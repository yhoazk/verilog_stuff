==> flow/design.v <==
module pwm #(parameter CLK_FREQ = 100000) (
    input clk,
    input nrst,
    input [6:0] duty_percent,
    input [31:0] period,
    output reg pwm_out
);
reg [31:0] counter;
reg [31:0] duty;
reg period_end;
reg cycle_end;
reg [1:0]ss_period_end;
always@(*) begin
    period_end = (period == counter)? 1'b1:1'b0;
end
always@(*) begin
    cycle_end = (duty == counter)? 1'b1:1'b0;
end
always@(posedge clk) begin
        if(nrst)begin
                pwm_out <= 'b0;
        end else begin
                pwm_out <= pwm_out ^ cycle_end;
        end
end
always @(posedge clk)begin
    if(nrst) begin
        ss_period_end <= 2'b0;
    end else begin
        ss_period_end <= {ss_period_end[0], period_end};
    end
end
wire end_period = ss_period_end[0] == 1'b0 && ss_period_end[1] == 1'b1;
always @(posedge clk) begin
    if(nrst) begin
        counter <= 'b0;
    end else  begin
        if(period_end) 
            counter <= 'b0;
        else
            counter <= counter + 32'b1;    
    end
end
always @(posedge clk) begin
    if(nrst) begin
        duty <= 'b0;
    end else  begin
        if(cycle_end) 
            duty <= 'b0;
        else 
            duty <= duty + 32'b1;    
    end
end
endmodule
# ---- Step by step through the tools: pwm
# The steps from the RTL of pwm to its reports follow in flow order.
# Line numbers count from 1 in the design file above.
# Library cell names are shortened.
# A cell with n/a has no value.
dict set report inputs {
  top_module {pwm}
  clock {clk}
  library {sky130hd}
  corner {tt_025C_1v80}
}

# ---- After elaboration
# Yosys after proc, flatten, opt, wreduce and memory -nomap, before mapping. Enables and synchronous resets that opt folds into registers are not counted as muxes. Memory bits, and registers merged into a memory's read port (data or address), are not among the register bits. Print and check cells are not counted. Equal cells are merged and count once.
dict set report classes {
  add_sub_neg 2
  equal 2
  muxes 2
  n_logic 1
  n_reduce_logical 2
}
# operator n
set ops {}
lappend ops {{32-bit by 1-bit adder with 32-bit output with constant B} 2}
lappend ops {{32-bit == test} 2}
lappend ops {{2-bit OR reduction} 2}
lappend ops {{1-bit 2-to-1 mux} 2}
lappend ops {{1-bit XOR} 1}
dict set report bits {
  ff_bits 65
}

# ---- Longest topological paths
# Longest topological path by Yosys (ltp), each cell counted once; first at word level (registers and memories cut), then after technology mapping (sequential cells cut; the memories' decode and read muxes count).
dict set report depth {
  depth_word 3
  ABC_AREA 1
  mapped_depth 12
  ltp_nobuf 11
}

# ---- Synthesis result
# The flow's flattened synthesis, as Yosys stat reports it; memories are mapped. The netlist is that of the ABC_AREA named above (0 if unset); the other value can give another one.
dict set report synth_totals {
  cell_count 702
  synth_area_um2 4394.2
  sequential_area_um2 1301.2
  ffs 65
}
# type n area_total_um2
set by_type {}
lappend by_type {dfxtp_1 65 1.3E+03}
lappend by_type {nand2_1 218 818.285}
lappend by_type {nor2_1 132 495.475}
lappend by_type {xnor2_1 53 464.195}
lappend by_type {inv_1 96 360.346}
lappend by_type {xor2_1 39 341.578}
lappend by_type {nand3_1 23 115.11}
lappend by_type {nor3_1 15 75.072}
lappend by_type {nor2_2 11 68.816}
lappend by_type {clkbuf_2 10 50.048}
lappend by_type {nand4_1 7 43.792}
lappend by_type {buf_6 3 33.782}
lappend by_type {buf_2 6 30.029}
lappend by_type {ha_1 2 25.024}
lappend by_type {nand2_2 4 25.024}
lappend by_type {nor2_4 2 22.522}
lappend by_type {nand3_2 2 20.019}
lappend by_type {nor3_2 2 20.019}
# Other cell types: 8; their cells: 12.

# ---- Path before layout
# Path of least setup slack by OpenSTA after synthesis, without wires, with an ideal clock, recovery checks aside; 20% of the period is set as input and as output delay. Where synthesis merged equal registers, the netlist keeps one of their names.
dict set report synth_path {
  path_type {flip-flop to flip-flop}
  startpoint {register counter[0]}
  endpoint {register counter[20]}
  clock_period_ps 2420
  setup_time_ps 115
  launch_ps 0
  arrival_time_ps 1426
  required_time_ps 2305
  slack_ps 880
  path_delay_ps 1541
  path_stages 9
  path_buffers 0
  period_less_setup_slack_ps 1540
}
# "path_delay_ps" = arrival - input delay + setup time.
# "path_stages": output pins that drive a net of the path, with the launching flip-flop's if there is one; two outputs of one cell count as two.
# "period_less_setup_slack_ps" = period - worst setup slack (recovery checks aside). The figure is calculated, with input and output delays left at 20% of the set period.
# The rows between start and end are the longest chain of elaborated cells between them; the timing report does not say that the signal goes this way. Where chains are equally long, one stands for them.
# Each line given opens the expression or statement behind the cell; cells for indexed reads and writes are added by Yosys, which also makes memories of some case tables.
# A register here has more assigning lines than the two given.
dict set report synth_between {
  cell_sequence {dfxtp_1 ha_1 nand3_2 nor3_4 nand2_2 nor2_2 nand2_1 xor2_1 nor2_2}
  elab_chain_cells 3
}
# item line
set synth_rtl {}
lappend synth_rtl {{start: declaration} 8} ;# reg [31:0] counter;
lappend synth_rtl {{start: assignment} 36} ;# counter <= 'b0;
lappend synth_rtl {{start: assignment} 41} ;# counter <= counter + 32'b1;
lappend synth_rtl {{32-bit == test} 14} ;# period_end = (period == counter)? 1'b1:1'b0;
lappend synth_rtl {{1-bit 2-to-1 mux} 14}
lappend synth_rtl {{2-bit OR reduction} n/a}
lappend synth_rtl {{end: assignment} 36}
lappend synth_rtl {{end: assignment} 41}
lappend synth_rtl {{end: declaration} 8}

Memo
Re: implementation data of pwm

pwm through Yosys and OpenROAD on sky130hd: 2 stored runs, unordered, with their settings. The constraints put input and output delay at 20% of the set period each and load the outputs with 0.01 pF.

# job 1
==> flow/run.sh <==
#!/bin/bash
# the make line also repeats the synthesis and layout settings of config.mk as NAME=value (left out here)
make -C /OpenROAD-flow-scripts/flow DESIGN_CONFIG=/design/flow/config.mk WORK_HOME=/design/flow/orfs CLKGATE_MAP_FILE= finish
==> flow/config.mk <==
export PLATFORM = sky130hd
export DESIGN_NAME = pwm
export DESIGN_NICKNAME = pwm
export VERILOG_FILES = /design/flow/design.v
export SDC_FILE = /design/flow/constraint.sdc
export NUM_CORES = 4
export LEC_CHECK = 0
export ABC_AREA = 1
export CAP_MARGIN = 20
export CELL_PAD_IN_SITES_GLOBAL_PLACEMENT = 3
export CORE_ASPECT_RATIO = 1.05
export CORE_MARGIN = 2
export CORE_UTILIZATION = 70
export GPL_TIMING_DRIVEN = 0
export PLACE_DENSITY = 0.46
export SETUP_SLACK_MARGIN = -0.1
export SLEW_MARGIN = 20
==> flow/constraint.sdc <==
create_clock -name core_clock -period 2.51 [get_ports {clk}]
set_input_delay 0.5020 -clock core_clock [delete_from_list [all_inputs] [get_ports {clk}]]
set_output_delay 0.5020 -clock core_clock [all_outputs]
set_load 0.01 [all_outputs]

==> job 1: results <==
outcome="incomplete, placement halted on GPL-0301"

# job 2
==> flow/run.sh <==
#!/bin/bash
# the make line also repeats the synthesis and layout settings of config.mk as NAME=value (left out here)
make -C /OpenROAD-flow-scripts/flow DESIGN_CONFIG=/design/flow/config.mk WORK_HOME=/design/flow/orfs CLKGATE_MAP_FILE= finish
==> flow/config.mk <==
export PLATFORM = sky130hd
export DESIGN_NAME = pwm
export DESIGN_NICKNAME = pwm
export VERILOG_FILES = /design/flow/design.v
export SDC_FILE = /design/flow/constraint.sdc
export NUM_CORES = 4
export LEC_CHECK = 0
export CAP_MARGIN = 20
export CELL_PAD_IN_SITES_DETAIL_PLACEMENT = 2
export CORE_ASPECT_RATIO = 0.8
export CORE_MARGIN = 5
export CORE_UTILIZATION = 50
export CTS_CLUSTER_SIZE = 53
export GPL_TIMING_DRIVEN = 0
export MAX_ROUTING_LAYER = met5
export MIN_ROUTING_LAYER = met1
export PLACE_DENSITY = 0.8
export SETUP_SLACK_MARGIN = 0.3
export SLEW_MARGIN = 20
export TNS_END_PERCENT = 5
==> flow/constraint.sdc <==
create_clock -name core_clock -period 2.84 [get_ports {clk}]
set_input_delay 0.5680 -clock core_clock [delete_from_list [all_inputs] [get_ports {clk}]]
set_output_delay 0.5680 -clock core_clock [all_outputs]
set_load 0.01 [all_outputs]

==> job 2: results <==
outcome="incomplete, placement halted on DPL-0033"
